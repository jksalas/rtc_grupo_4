==> flow/design.v <==
`timescale 1ns / 1ps
module ControlUsuario (
	input clk, reset, BTNP, BTNR, BTNL, BTNU, BTND, CTRL_Switch,  
	input [1:0] mstate,
	output reg [3:0] state, dir ,  
	output reg [7:0] diaw, mesw, annow, rhoraw, rminw, rsegw, thoraw, tminw, tsegw
	) ;
reg [3:0] next_state;
parameter [3:0] P0 = 4'b0000;  
parameter [3:0] RoT = 4'b0001;  
parameter [3:0] Rrst = 4'b0010;  
parameter [3:0] Rdia = 4'b0011;  
parameter [3:0] Rmes = 4'b0100;  
parameter [3:0] Ranno = 4'b0101;  
parameter [3:0] Rhora = 4'b0110;  
parameter [3:0] Rmin = 4'b0111;  
parameter [3:0] Rseg = 4'b1000;  
parameter [3:0] Trst = 4'b1001;  
parameter [3:0] Thora = 4'b1010;  
parameter [3:0] Tmin = 4'b1011;  
parameter [3:0] Tseg = 4'b1100;  
parameter [3:0] A = 4'b1101;
	always @* begin  
		case(state)
			P0: next_state = (((mstate == 2'b10) || (mstate == 2'b11)) && (BTNP == 1'b0)) ? RoT:P0;  
			RoT: next_state = CTRL_Switch ? Trst: Rrst;
			Rrst: next_state = Rdia;
			Rdia: if (BTNP)
						next_state = P0;
					else if (BTNR)
						next_state = Rmes;
					else if (BTNL)
						next_state = Rseg;
					else
						next_state = Rdia;
			Rmes: if (BTNP)
						next_state = P0;
					else if (BTNR)
						next_state = Ranno;
					else if (BTNL)
						next_state = Rdia;
					else
						next_state = Rmes;
			Ranno: if (BTNP)
						next_state = P0;
					else if (BTNR)
						next_state = Rhora;
					else if (BTNL)
						next_state = Rmes;
					else
						next_state = Ranno;
			Rhora: if (BTNP)
						next_state = P0;
					else if (BTNR)
						next_state = Rmin;
					else if (BTNL)
						next_state = Ranno;
					else
						next_state = Rhora;
			Rmin: if (BTNP)
						next_state = P0;
					else if (BTNR)
						next_state = Rseg;
					else if (BTNL)
						next_state = Rhora;
					else
						next_state = Rmin;
			Rseg: if (BTNP)
						next_state = P0;
					else if (BTNR)
						next_state = Rdia;
					else if (BTNL)
						next_state = Rmin;
					else
						next_state = Rseg;
			Trst: next_state = Thora;
			Thora: if (BTNP)
						next_state = P0;
					else if (BTNR)
						next_state = Tmin;
					else if (BTNL)
						next_state = Tseg;
					else
						next_state = Thora;
			Tmin: if (BTNP)
						next_state = P0;
					else if (BTNR)
						next_state = Tseg;
					else if (BTNL)
						next_state = Thora;
					else
						next_state = Tmin;
			Tseg: if (BTNP)
						next_state = P0;
					else if (BTNR)
						next_state = Thora;
					else if (BTNL)
						next_state = Tmin;
					else
						next_state = Tseg;
			default: next_state = P0;
		endcase
	end
	always @(posedge clk, posedge reset)
		if (reset)
			{diaw, mesw, annow, rhoraw, rminw, rsegw, thoraw, tminw, tsegw, dir} = {8'h0,8'h0,8'h0,8'h0,8'h0,8'h0,8'h0,8'h0,8'h0,4'h0} ;
		else begin
		{diaw, mesw, annow, rhoraw, rminw, rsegw, thoraw, tminw, tsegw, dir} = {diaw, mesw, annow, rhoraw, rminw, rsegw, thoraw, tminw, tsegw, dir} ;
		case(state)
		   P0:{diaw, mesw, annow, rhoraw, rminw, rsegw, thoraw, tminw, tsegw, dir} = {diaw, mesw, annow, rhoraw, rminw, rsegw, thoraw, tminw, tsegw, dir} ;
			Rrst: {diaw, mesw, annow, rhoraw, rminw, rsegw, dir} = {8'h1, 8'h1, 8'h0, 8'h0, 8'h0, 8'h0, 4'h0 } ;
			Rdia: begin
					dir = 4'h3;
					if (BTNU)
						if (diaw == 8'h31)
							diaw = 8'h1;
						else if (diaw[3:0] == 4'h9)
							diaw = diaw + 8'h7;
						else
							diaw = diaw + 8'h1;
					else
						if (BTND)
							if (diaw == 8'h0)
								diaw = 8'h31;
							else if (diaw[3:0] == 4'h0)
								diaw = diaw - 8'h7;
							else
							diaw = diaw - 8'h1;
					end
			Rmes: begin
					dir = 4'h4;
					if (BTNU)
						if (mesw == 8'h12)
							mesw = 8'h1;
						else if (mesw[3:0] == 4'h9)
							mesw = mesw + 8'h7;
						else
							mesw = mesw + 8'h1;
					else if (BTND)
						if (mesw == 8'h1)
							mesw = 8'h12;
						else if (mesw[3:0] == 4'h0)
							mesw = mesw - 8'h7;
						else
							mesw = mesw - 8'h1;
					end
			Ranno: begin
					dir = 4'h5;
					if (BTNU)
						if (annow == 8'h99)
							annow = 8'h0;
						else if (annow[3:0] == 4'h9)
							annow = annow + 8'h7;
						else
							annow = annow + 8'h1;
					else if (BTND)
						if (annow == 8'h0)
							annow = 8'h99;
						else if (annow[3:0] == 4'h0)
							annow = annow - 8'h7;
						else
							annow = annow - 8'h1;
					end
			Rhora:begin
					dir = 4'h0;
					if (BTNU)
						if (rhoraw == 8'h23)
							rhoraw = 8'h0;
						else if (rhoraw[3:0] == 4'h9)
							rhoraw = rhoraw + 8'h7;
						else
							rhoraw = rhoraw + 8'h1;
					else if (BTND)
						if (rhoraw == 8'h0)
							rhoraw = 8'h23;
						else if (rhoraw[3:0] == 4'h0)
							rhoraw = rhoraw - 8'h7;
						else
							rhoraw = rhoraw - 8'h1;
					end
			Rmin: begin
					dir = 4'h1;
					if (BTNU)
						if (rminw == 8'h59)
							rminw = 8'h0;
						else if (rminw[3:0] == 4'h9)
							rminw = rminw + 8'h7;
						else
							rminw = rminw + 8'h1;
					else if (BTND)
						if (rminw == 8'h0)
							rminw = 8'h59;
						else if (rminw[3:0] == 4'h0)
							rminw = rminw - 8'h7;
						else
							rminw = rminw - 8'h1;
					end
			Rseg: begin
					dir = 4'h2;
					if (BTNU)
						if (rsegw == 8'h59)
							rsegw= 8'h0;
						else if (rsegw[3:0] == 4'h9)
							rsegw = rsegw + 8'h7;
						else
							rsegw = rsegw + 8'h1;
					else if (BTND)
						if (rsegw == 8'h0)
							rsegw = 8'h59;
						else if (rsegw[3:0] == 4'h0)
							rsegw = rsegw - 8'h7;
						else
							rsegw = rsegw - 8'h1;
					end
			Trst: {thoraw, tminw, tsegw, dir} = {8'b0, 8'b0, 8'b0, 4'h0} ;
			Thora: begin
					dir = 4'h6;
					if (BTNU)
						if (thoraw == 8'h23)
							thoraw = 8'h0;
						else if (thoraw[3:0] == 4'h9)
							thoraw = thoraw + 8'h7;
						else
							thoraw = thoraw + 8'h1;
					else if (BTND)
						if (thoraw == 8'h0)
							thoraw = 8'h23;
						else if (thoraw[3:0] == 4'h0)
							thoraw = thoraw - 8'h7;
						else
							thoraw = thoraw - 8'h1;
					end
			Tmin: begin
					dir = 4'h7;
					if (BTNU)
						if (tminw == 8'h59)
							tminw = 8'h0;
						else if (tminw[3:0] == 4'h9)
							tminw = tminw + 8'h7;
						else
							tminw = tminw + 8'h1;
					else if (BTND)
						if (tminw == 8'h0)
							tminw = 8'h59;
						else if (tminw[3:0] == 4'h0)
							tminw = tminw - 8'h7;
						else
							tminw = tminw - 8'h1;
					end
			Tseg: begin
					dir = 4'h8;
					if (BTNU)
						if (tsegw == 8'h59)
							tsegw= 8'h0;
						else if (tsegw[3:0] == 4'h9)
							tsegw = tsegw + 8'h7;
						else
							tsegw = tsegw + 8'h1;
					else if (BTND)
						if (tsegw == 8'h0)
							tsegw = 8'h59;
						else if (tsegw[3:0] == 4'h0)
							tsegw = tsegw - 8'h7;
						else
							tsegw = tsegw - 8'h1;
					end
			A: {diaw, mesw, annow, rhoraw, rminw, rsegw, thoraw, tminw, tsegw,dir} = {8'hff, 8'hff, 8'hff, 8'hff, 8'hff, 8'hff, 8'hff, 8'hff, 8'hff , 4'hf} ;
			default: {diaw, mesw, annow, rhoraw, rminw, rsegw, thoraw, tminw, tsegw, dir} = {8'h1, 8'h1, 8'h0, 8'h0, 8'h0, 8'h0, 8'h0, 8'h0, 8'h0, 4'h0 } ;  
		endcase
	end
	always @(posedge clk, posedge reset)
		begin
			if (reset)
				state <= P0;
			else
				state <= next_state;
		end
endmodule
Step by step through the tools: ControlUsuario
Tool output for the design above, in the order of the flow.
Line numbers count from 1 in the design file above.
Operators: Yosys type, input widths -> output width; for muxes data width and select width s.
Library cell names are shortened.
Not given: -

inputs
  top module = ControlUsuario
  clock port = clk
  standard-cell library = sky130hd
  library corner = tt_025C_1v80

Word-level counts
Yosys after proc, flatten, opt, wreduce and memory -nomap, before mapping. Memory bits, and registers merged into a memory's read port (data or address), are not among the register bits. Print and check cells are not counted.

cells by class
  $add $sub $neg = 36
  eq/ne operators = 43
  multiplexer cells = 94
  bitwise operators = 10
  reduce/logical cells = 38

operators with widths
  cell                 number
  $mux 8               54
  $pmux 8 s3           9
  $reduce_or 10->1     9
  $add 8x1->8 const B  9
  $sub 8x1->8 const B  9
  $add 8x3->8 const B  9
  $sub 8x3->8 const B  9
  $logic_not 8->1      8
  $eq 4x4->1 const B   15
  $pmux 4 s13          1
  $mux 4               12
  $logic_not 4->1      10
  $pmux 4 s10          1
  $eq 8x7->1 const B   4
  $mux 3               10
  $ne 3x3->1 const B   9
  $eq 8x6->1 const B   3
  $reduce_and 2->1     9
  $eq 4x3->1 const B   4
  $not 1->1            10
  $eq 4x2->1 const B   2
  $eq 8x1->1 const B   1
  $eq 8x5->1 const B   1
  $eq 8x8->1 const B   1
  $mux 2               3
  $eq 2x2->1 const B   2
  $eq 4x1->1 const B   1
  $mux 1               4

Other operator kinds: 2; their cells: 2.

word-level totals
  register bits = 80
  input bits = 10
  output and inout port bits = 80
  elaborated cells = 232

Logic depth
Longest topological path by Yosys (ltp), each cell counted once; first at word level (registers and memories cut), then after technology mapping (sequential cells cut; the memories' decode and read muxes count).

logic depth
  depth after elaboration = 6
  ABC_AREA = 0
  mapped depth = 10
  gate-level depth less buffers = 10

Synthesis result
Source: synth_stat.txt of the flow (Yosys; design flattened, memories mapped). It holds for the ABC_AREA given above (unset counts as 0); a run with the other value may have another netlist.

synthesis totals
  mapped cells = 1034
  mapped area = 7825.0 um2
  sequential part of the area = 2001.9 um2
  flip-flops = 80
  buffers = 93

cells by type
  cell type  number  total area (um2)
  dfrtp_1    80      2001.92
  o21ai_0    83      415.398
  a21oi_1    75      375.36
  nor2_1     91      341.578
  ha_1       25      312.8
  nand2_1    74      277.766
  clkbuf_1   67      251.491
  xnor2_1    27      236.477
  mux2i_1    15      150.144
  nand3_1    30      150.144
  nor2b_1    23      143.888
  o211ai_1   19      142.637
  nor3_1     28      140.134
  a31oi_1    21      131.376
  inv_1      35      131.376
  xor2_1     13      113.859
  a221o_1    10      100.096
  a221oi_1   11      96.342

Other cell types: 62; their cells: 307.

Worst setup path after synthesis
OpenSTA on the mapped netlist: ideal clock, no wires. The path of least setup slack (recovery checks aside). Input and output delay are each 20% of the period. Register names are those of the netlist, which keeps one name where synthesis merged equal registers.

timing path after synthesis
  path kind = register to register
  from = register tminw[1]
  to = register tminw[5]
  period = 3.88 ns
  setup time = 0.126 ns
  time at the first pin = 0.000 ns
  data arrival time = 2.749 ns
  required time = 3.754 ns
  slack = 1.005 ns
  delay of the path = 2.875 ns
  stages on the path = 10
  buffers on the path = 1
  period reached after synthesis = 2.875 ns

"delay of the path" is the arrival time less input delay plus setup time.
"stages on the path": output pins that drive a net of the path, with the launching flip-flop's if there is one; two outputs of one cell count as two.
"period reached after synthesis" = period - worst setup slack (recovery checks aside). The figure is calculated, with input and output delays left at 20% of the set period.
Between the ends stands the longest chain of elaborated cells between them, by number of cells; it is not shown to be the way that was timed. Of several equally long chains one is given.
A line is the first line of the expression or statement that the cell stems from. Yosys adds cells for indexed reads and writes and turns some case tables into memories.
At most two assigning lines are given for a register; there are more.

on the way, after synthesis
  cell sequence = dfrtp_1 clkbuf_1 nor4_1 inv_1 ha_1 a21o_1 a2111oi_0 mux2i_1 o21ai_0 a221o_1
  cells in the longest elaborated chain = 6
  elaborated cells between the ends (all ways) = 15
  RTL lines with such cells = 11
  those cells by class = add/sub: 4; eq/ne: 2; mux: 7; reduce/logical: 2

ends and longest elaborated chain, after synthesis
  item             RTL line  source
  start, declared  6         output reg [7:0] diaw, mesw, annow, rhoraw, rminw, rsegw, thoraw, tminw, tsegw
  start, assigned  239       tminw = tminw + 8'h7;
  start, assigned  241       tminw = tminw + 8'h1;
  $sub 8x1->8      248       tminw = tminw - 8'h1;
  $mux 8           245       else if (tminw[3:0] == 4'h0)
  $mux 8           243       if (tminw == 8'h0)
  $mux 8           242       else if (BTND)
  $mux 8           235       if (BTNU)
  $pmux 8 s3       109       case(state)
  end, assigned    239
  end, assigned    241
  end, declared    6

Path in the finished layout
Path of least setup slack in the final report of job 1 (OpenROAD, finished layout, wires in). Where an end is a register, its clock arrival counts in the times.

timing path after layout
  path kind = register to register
  from = register tminw[2]
  to = register tminw[5]
  period = 2.45 ns
  setup time = 0.11 ns
  time at the first pin = 0.35 ns
  data arrival time = 2.68 ns
  required time = 2.69 ns
  slack = 0.02 ns
  stages on the path = 10
  buffers on the path = 1

Between the ends stands the longest chain of elaborated cells between them, by number of cells; it is not shown to be the way that was timed. Of several equally long chains one is given.
At most two assigning lines are given for a register; there are more.

on the way, after layout
  cell sequence = dfrtp_1 buf_8 nor4_4 inv_2 ha_4 a21o_4 a2111oi_4 mux2i_1 o21ai_1 a221o_1
  cells in the longest elaborated chain = 6
  elaborated cells between the ends (all ways) = 15
  RTL lines with such cells = 11
  those cells by class = add/sub: 4; eq/ne: 2; mux: 7; reduce/logical: 2

ends and longest elaborated chain, after layout
  item             RTL line  source
  start, declared  6         output reg [7:0] diaw, mesw, annow, rhoraw, rminw, rsegw, thoraw, tminw, tsegw
  start, assigned  239       tminw = tminw + 8'h7;
  start, assigned  241       tminw = tminw + 8'h1;
  $sub 8x1->8      248       tminw = tminw - 8'h1;
  $mux 8           245       else if (tminw[3:0] == 4'h0)
  $mux 8           243       if (tminw == 8'h0)
  $mux 8           242       else if (BTND)
  $mux 8           235       if (BTNU)
  $pmux 8 s3       109       case(state)
  end, assigned    239
  end, assigned    241
  end, declared    6

Appendix: measured runs

Flow measurements of ControlUsuario on sky130hd: 2 stored runs with different settings, listed in no order. Input and output delays are each 20% of the period that was set; the output load is 0.01 pF.
"achieved clock period (ns)" means the clock period less the worst setup slack. The figure is calculated, with input and output delays left at 20% of the set period.
By "worst setup path time (ns)" is meant the share of the clock period that the worst setup path is allowed (20% is reserved at inputs, 20% at outputs), minus its slack. Clock arrival times at its registers enter into it.
"finish__power__total": no workload was simulated; the value follows from the tool's default switching activity.

settings of job 1
{
  "period_ns": 2.45,
  "CORE_UTILIZATION": 41,
  "PLACE_DENSITY_LB_ADDON": 0.29,
  "HOLD_SLACK_MARGIN": 0.05,
  "CELL_PAD_IN_SITES_DETAIL_PLACEMENT": 0,
  "ABC_AREA": 0,
  "GPL_TIMING_DRIVEN": 0,
  "GPL_ROUTABILITY_DRIVEN": 1,
  "CTS_CLUSTER_SIZE": 78,
  "CAP_MARGIN": 15,
  "MIN_ROUTING_LAYER": "met1",
  "MAX_ROUTING_LAYER": "met4",
  "CORE_MARGIN": 2,
  "SLEW_MARGIN": 20
}
report of job 1
yosys chip area after synthesis (um^2): 7825.0
finish__design__die__area: 20206.6
finish__design__instance__area__stdcell: 9904.5
finish__design__instance__utilization: 0.5295
finish__timing__setup__ws: 0.017
finish__timing__setup__tns: 0.000
finish__timing__hold__ws: 0.500
finish__power__total: 1.273e-02
achieved clock period (ns): 2.433
worst setup path time (ns): 2.43
worst setup path kind: register to register

settings of job 2
{
  "period_ns": 2.17,
  "CORE_UTILIZATION": 61,
  "SETUP_SLACK_MARGIN": 0.21,
  "HOLD_SLACK_MARGIN": 0.1,
  "CORE_ASPECT_RATIO": 0.79,
  "CORE_MARGIN": 7,
  "ABC_AREA": 0,
  "SLEW_MARGIN": 0,
  "MAX_ROUTING_LAYER": "met4",
  "CAP_MARGIN": 20
}
report of job 2
yosys chip area after synthesis (um^2): 7825.0
finish__design__die__area: 16216.5
finish__design__instance__area__stdcell: 11359.6
finish__design__instance__utilization: 0.9137
finish__timing__setup__ws: -0.361
finish__timing__setup__tns: -1.871
finish__timing__hold__ws: 0.556
finish__power__total: 1.831e-02
achieved clock period (ns): 2.531
worst setup path time (ns): 2.53
worst setup path kind: register to register
