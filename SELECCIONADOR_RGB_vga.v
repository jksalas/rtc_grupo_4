==> flow/design.v <==
`timescale 1ns / 1ps
module SELECCIONADOR_RGB(
    input clk,
    input wire video_on,reset,
    input wire [9:0] pix_x,pix_y,
    input wire [11:0] rgb_numero_hora,rgb_numero_fecha,rgb_numero_timer,
    input wire [11:0] rgb_ring,rgb_letra,rgb_bordes,rgb_simbolo,
    output wire [11:0] rgb_screen,
    output reg okh,okf,okt,oksimbolo,okring
    );
    wire hour1on,hour2on,hour3on;
    wire date1on,date2on,date3on;
    wire timer1on,timer2on,timer3on;
    assign hour1on=(192<=pix_x) && (pix_x<=255) &&(64<=pix_y) && (pix_y<=127);
    assign hour2on=(320<=pix_x) && (pix_x<=383) &&(64<=pix_y) && (pix_y<=127);
    assign hour3on=(448<=pix_x) && (pix_x<=511) &&(64<=pix_y) && (pix_y<=127);
    assign date1on=(160<=pix_x) && (pix_x<=223) &&(192<=pix_y) && (pix_y<=255);
    assign date2on=(320<=pix_x) && (pix_x<=383) &&(192<=pix_y) && (pix_y<=255);
    assign date3on=(480<=pix_x) && (pix_x<=543) &&(192<=pix_y) && (pix_y<=255);
    assign timer1on=(192<=pix_x) && (pix_x<=255) &&(320<=pix_y) && (pix_y<=383);
    assign timer2on=(320<=pix_x) && (pix_x<=383) &&(320<=pix_y) && (pix_y<=383);
    assign timer3on=(448<=pix_x) && (pix_x<=511) &&(320<=pix_y) && (pix_y<=383);
  wire barrafecha_on;
  wire ruedaon1_on;
assign barrafecha_on=((416<=pix_x) && (pix_x<=423) && (192<=pix_y) && (pix_y<=255))|(
  (256<=pix_x) && (pix_x<=263) && (192<=pix_y) && (pix_y<=255));
assign ruedaon1_on= ((280<=pix_x) && (pix_x<=287) && ((64<=pix_y) && (pix_y<=127)|(320<=pix_y) && (pix_y<=383)))|
  ((416<=pix_x) && (pix_x<=423) && ((64<=pix_y) && (pix_y<=127)|(320<=pix_y) && (pix_y<=383)));
    wire fecha_word,hora_word,timer_word;
    assign fecha_word=(48<=pix_x) && (pix_x<=127) &&(192<=pix_y) && (pix_y<=223);
    assign hora_word=(64<=pix_x) && (pix_x<=127) &&(64<=pix_y) && (pix_y<=95);
    assign timer_word=(64<=pix_x) && (pix_x<=143) &&(320<=pix_y) && (pix_y<=351);
    wire ring_word;
    assign ring_word=(576<=pix_x) && (pix_x<=623) &&(320<=pix_y) && (pix_y<=383);
     reg [11:0] rgb_screenreg;
always@(posedge clk)
    if(reset) begin
        rgb_screenreg<=0;
        okf<=0;
        oksimbolo<=0;
        okh<=0;
        okt<=0;
		    okring<=0;
    end
    else begin
            		if(~video_on)
            			rgb_screenreg<=0;
            		else begin
              		if  (hour1on | hour2on | hour3on ) begin
              				rgb_screenreg <= rgb_numero_hora;
                      okh<=1;end
                  else if ( date1on | date2on | date3on )begin
              				rgb_screenreg <= rgb_numero_fecha;
                      okf<=1;end
                  else if ( timer1on | timer2on | timer3on) begin
              				rgb_screenreg <= rgb_numero_timer;
                      okt<=1;end
              		else if(fecha_word | hora_word | timer_word)
              				rgb_screenreg <= rgb_letra;
                  else if (barrafecha_on | ruedaon1_on ) begin
              				rgb_screenreg <= rgb_simbolo;oksimbolo<=1;end
                  else if(ring_word) begin
                  			rgb_screenreg <= rgb_ring;
                        okring<=1;
                        end
                  else
                    rgb_screenreg <= rgb_bordes;
                  end
            end
 assign rgb_screen=rgb_screenreg;
endmodule
== Reports on SELECCIONADOR_RGB ==
Tool output for the design above, in the order of the flow.
Lines are those of the file above, counted from 1.
Operators: Yosys type, input widths -> output width; for muxes data width and select width s.
Library cell names are shortened.
The mark - stands for no value.

* Top module: SELECCIONADOR_RGB
* Clock input: clk
* Cell library: sky130hd
* Corner: tt_025C_1v80

== After elaboration ==
Counts by Yosys on the flattened word-level netlist (proc, flatten, opt, wreduce; memories kept). Register bits leave out memories and registers merged into their read ports (data or address); mux counts leave out enables and synchronous resets folded into registers. Print and check cells are left out. Cells with the same type and inputs are merged into one.

* $lt $le $gt $ge: 31
* Muxes and demuxes: 6
* Bitwise operators: 18
* Reduce/logical cells: 52

{| class="wikitable"
|+ Operator list
! operator !! count
|-
| $mux 12 || 6
|-
| $le 10x9->1 const B || 7
|-
| $le 9x10->1 const A || 7
|-
| $le 10x8->1 const B || 5
|-
| $logic_and 1x1->1 || 46
|-
| $le 10x7->1 const B || 3
|-
| $le 8x10->1 const A || 3
|-
| $le 10x10->1 const B || 2
|-
| $le 7x10->1 const A || 2
|-
| $or 1x1->1 || 12
|-
| $le 10x10->1 const A || 1
|-
| $le 6x10->1 const A || 1
|-
| $reduce_and 7->1 || 1
|-
| $not 1->1 || 6
|-
| $reduce_and 6->1 || 1
|-
| $reduce_and 4->1 || 1
|-
| $reduce_and 3->1 || 1
|-
| $reduce_and 2->1 || 1
|-
| $reduce_or 2->1 || 1
|}

* Register bits: 17
* Output and inout bits: 17
* Word-level cells: 113

== Logic depth ==
Depth = most cells in a row (Yosys ltp): at word level without a register or memory, in the mapped netlist without a sequential cell, where the memories' decode and read muxes count.

* Word-level depth: 12
* ABC_AREA: 0
* Mapped depth: 8
* Mapped depth without buffers: 6

== Synthesis result ==
The flow's flattened synthesis, as Yosys stat reports it; memories are mapped. The netlist is that of the ABC_AREA named above (0 if unset); the other value can give another one.

{| class="wikitable"
|+ Cell types
! cell type !! count !! area in all (µm²)
|-
| dfxtp_1 || 17 || 340.326
|-
| mux2_2 || 12 || 135.13
|-
| mux2_4 || 8 || 120.115
|-
| o221ai_1 || 12 || 105.101
|-
| a22oi_1 || 12 || 90.086
|-
| o22ai_1 || 13 || 81.328
|-
| nor2_2 || 8 || 50.048
|-
| nor4b_1 || 4 || 35.034
|-
| mux2_1 || 3 || 33.782
|-
| nor2_1 || 9 || 33.782
|-
| nor4_1 || 5 || 31.28
|-
| buf_6 || 2 || 22.522
|-
| clkbuf_1 || 6 || 22.522
|-
| buf_2 || 4 || 20.019
|-
| nand2_1 || 5 || 18.768
|-
| a211oi_1 || 2 || 15.014
|-
| a21oi_1 || 3 || 15.014
|-
| nor3b_1 || 2 || 15.014
|}

Not listed: further types 23, cells in them 27.

* Mapped cells: 154
* Mapped area: 1391.3 µm²
* Sequential area: 340.3 µm²
* Flip-flop cells: 17
* Buffers: 13

== Worst setup path after synthesis ==
Source: OpenSTA report_checks on the synthesized netlist (no wires, ideal clock, input and output delay 20% of the period each), path of least setup slack; recovery checks are left aside. Register names are those of the netlist, which keeps one name where synthesis merged equal registers.

* Path type: input to register
* Start point: input port pix_x[9]
* End point: register rgb_screenreg[0]
* Period: 2.45 ns
* Library setup time: 0.130 ns
* Arrival time: 2.134 ns
* Slack: 0.185 ns
* Path delay: 1.774 ns
* Stages on the path: 8
* Synthesis period reached: 2.265 ns

"path delay" is the arrival time less input delay plus setup time.
"stages on the path": output pins that drive a net of the path, with the launching flip-flop's if there is one; two outputs of one cell count as two.
"synthesis period reached" is the clock period less the worst setup slack; recovery checks do not enter. This is arithmetic on one report: input and output delays are still those of the set period (20% each).
Between the ends stands the longest chain of elaborated cells between them, by number of cells; it is not shown to be the way that was timed. Of several equally long chains one is given.
A line is the first line of the expression or statement that the cell stems from. Yosys adds cells for indexed reads and writes and turns some case tables into memories.
At most two assigning lines are given for a register; there are more.

* Cell sequence: buf_6 > or4b_4 > nor4_1 > nor4_2 > buf_6 > mux2_4 > nor2_2 > o22ai_1
* Cells in the longest elaborated chain: 11
* Elaborated cells between the ends (all ways): 83
* Those cells by class: 22 x compare; 6 x mux; 11 x logic; 44 x reduce/logical

{| class="wikitable"
|+ RTL lines, path after synthesis
! item !! RTL line !! text
|-
| from (decl) || 5 || <nowiki>input wire [9:0] pix_x,pix_y,</nowiki>
|-
| $le 9x10->1 || 25 || <nowiki>assign barrafecha_on=((416<=pix_x) && (pix_x<=423) && (192<=pix_y) && (pix_y<=255))|(</nowiki>
|-
| $logic_and 1x1->1 x3 || 25 ||
|-
| $or 1x1->1 || 25 ||
|-
| $or 1x1->1 || 60 || <nowiki>else if (barrafecha_on | ruedaon1_on ) begin</nowiki>
|-
| $mux 12 || 60 ||
|-
| $mux 12 || 58 || <nowiki>else if(fecha_word | hora_word | timer_word)</nowiki>
|-
| $mux 12 || 55 || <nowiki>else if ( timer1on | timer2on | timer3on) begin</nowiki>
|-
| $mux 12 || 52 || <nowiki>else if ( date1on | date2on | date3on )begin</nowiki>
|-
| $mux 12 || 49 || <nowiki>if (hour1on | hour2on | hour3on ) begin</nowiki>
|-
| to (assign) || 50 || <nowiki>rgb_screenreg <= rgb_numero_hora;</nowiki>
|-
| to (assign) || 53 || <nowiki>rgb_screenreg <= rgb_numero_fecha;</nowiki>
|-
| to (decl) || 35 || <nowiki>reg [11:0] rgb_screenreg;</nowiki>
|}

== Timing after layout ==
Path of least setup slack in the final report of job 1 (OpenROAD, finished layout, wires in). Where an end is a register, its clock arrival counts in the times.

* Path type: input to register
* Start point: input port pix_x[9]
* End point: register rgb_screenreg[1]
* Period: 2.64 ns
* Library setup time: 0.11 ns
* Arrival time: 2.76 ns
* Slack: 0.07 ns
* Stages on the path: 9

Between the ends stands the longest chain of elaborated cells between them, by number of cells; it is not shown to be the way that was timed. Of several equally long chains one is given.
At most two assigning lines are given for a register; there are more.

* Cell sequence: clkdlybuf4s50_1 > or4b_4 > nor4_2 > buf_4 > nor4_4 > buf_12 > mux2_4 > nor2_2 > o22ai_1
* Cells in the longest elaborated chain: 11
* Elaborated cells between the ends (all ways): 83
* Those cells by class: 22 x compare; 6 x mux; 11 x logic; 44 x reduce/logical

{| class="wikitable"
|+ RTL lines, path after layout
! item !! RTL line !! text
|-
| from (decl) || 5 || <nowiki>input wire [9:0] pix_x,pix_y,</nowiki>
|-
| $le 9x10->1 || 25 || <nowiki>assign barrafecha_on=((416<=pix_x) && (pix_x<=423) && (192<=pix_y) && (pix_y<=255))|(</nowiki>
|-
| $logic_and 1x1->1 x3 || 25 ||
|-
| $or 1x1->1 || 25 ||
|-
| $or 1x1->1 || 60 || <nowiki>else if (barrafecha_on | ruedaon1_on ) begin</nowiki>
|-
| $mux 12 || 60 ||
|-
| $mux 12 || 58 || <nowiki>else if(fecha_word | hora_word | timer_word)</nowiki>
|-
| $mux 12 || 55 || <nowiki>else if ( timer1on | timer2on | timer3on) begin</nowiki>
|-
| $mux 12 || 52 || <nowiki>else if ( date1on | date2on | date3on )begin</nowiki>
|-
| $mux 12 || 49 || <nowiki>if (hour1on | hour2on | hour3on ) begin</nowiki>
|-
| to (assign) || 50 || <nowiki>rgb_screenreg <= rgb_numero_hora;</nowiki>
|-
| to (assign) || 53 || <nowiki>rgb_screenreg <= rgb_numero_fecha;</nowiki>
|-
| to (decl) || 35 || <nowiki>reg [11:0] rgb_screenreg;</nowiki>
|}

FLOW RESULTS
============

Record of 2 stored runs of the RTL-to-layout flow on SELECCIONADOR_RGB, platform sky130hd. The runs are unordered. Constraints: input delay and output delay 20% of the set period each, output load 0.01 pF.
"achieved clock period" means the clock period less the worst setup slack. The figure is calculated, with input and output delays left at 20% of the set period.
"worst setup path time": the worst setup path's part of the clock period (all of it between registers, 20% less for each end at a port) less its slack. A launch clock that arrives late makes it longer, a capture clock that arrives late makes it shorter.
"power" rests on the timing tool's default activity at the inputs, not on a simulated workload.

Job 1
==> flow/run.sh <==
#!/bin/bash
# the make line also repeats the synthesis and layout settings of config.mk as NAME=value (left out here)
make -C /OpenROAD-flow-scripts/flow DESIGN_CONFIG=/design/flow/config.mk WORK_HOME=/design/flow/orfs CLKGATE_MAP_FILE= finish
==> flow/config.mk <==
export PLATFORM = sky130hd
export DESIGN_NAME = SELECCIONADOR_RGB
export DESIGN_NICKNAME = SELECCIONADOR_RGB
export VERILOG_FILES = /design/flow/design.v
export SDC_FILE = /design/flow/constraint.sdc
export NUM_CORES = 4
export LEC_CHECK = 0
export CAP_MARGIN = 20
export CORE_MARGIN = 2
export CORE_UTILIZATION = 40
export SLEW_MARGIN = 20
==> flow/constraint.sdc <==
create_clock -name core_clock -period 2.64 [get_ports {clk}]
set_input_delay 0.5280 -clock core_clock [delete_from_list [all_inputs] [get_ports {clk}]]
set_output_delay 0.5280 -clock core_clock [all_outputs]
set_load 0.01 [all_outputs]

==> results of job 1 <==
chip area after synthesis (Yosys): 1391.3 µm²
die area: 3965.8 µm²
standard-cell area of the final layout: 2808.9 µm²
utilization: 84.2 %
worst setup slack after layout: 0.065 ns
total negative slack: 0.000 ns
worst hold slack: 0.479 ns
power: 683 uW
achieved clock period: 2.575 ns
worst setup path time: 2.05 ns
worst setup path kind: input to register

Job 2
==> flow/run.sh <==
#!/bin/bash
# the make line also repeats the synthesis and layout settings of config.mk as NAME=value (left out here)
make -C /OpenROAD-flow-scripts/flow DESIGN_CONFIG=/design/flow/config.mk WORK_HOME=/design/flow/orfs CLKGATE_MAP_FILE= finish
==> flow/config.mk <==
export PLATFORM = sky130hd
export DESIGN_NAME = SELECCIONADOR_RGB
export DESIGN_NICKNAME = SELECCIONADOR_RGB
export VERILOG_FILES = /design/flow/design.v
export SDC_FILE = /design/flow/constraint.sdc
export NUM_CORES = 4
export LEC_CHECK = 0
export ABC_AREA = 1
export CAP_MARGIN = 30
export CELL_PAD_IN_SITES_DETAIL_PLACEMENT = 0
export CORE_ASPECT_RATIO = 0.56
export CORE_MARGIN = 2
export CORE_UTILIZATION = 72
export CTS_CLUSTER_SIZE = 21
export GPL_TIMING_DRIVEN = 0
export HOLD_SLACK_MARGIN = 0.02
export MIN_ROUTING_LAYER = met2
export SLEW_MARGIN = 20
==> flow/constraint.sdc <==
create_clock -name core_clock -period 1.48 [get_ports {clk}]
set_input_delay 0.2960 -clock core_clock [delete_from_list [all_inputs] [get_ports {clk}]]
set_output_delay 0.2960 -clock core_clock [all_outputs]
set_load 0.01 [all_outputs]

==> results of job 2 <==
did not finish, placement stopped with GPL-0301
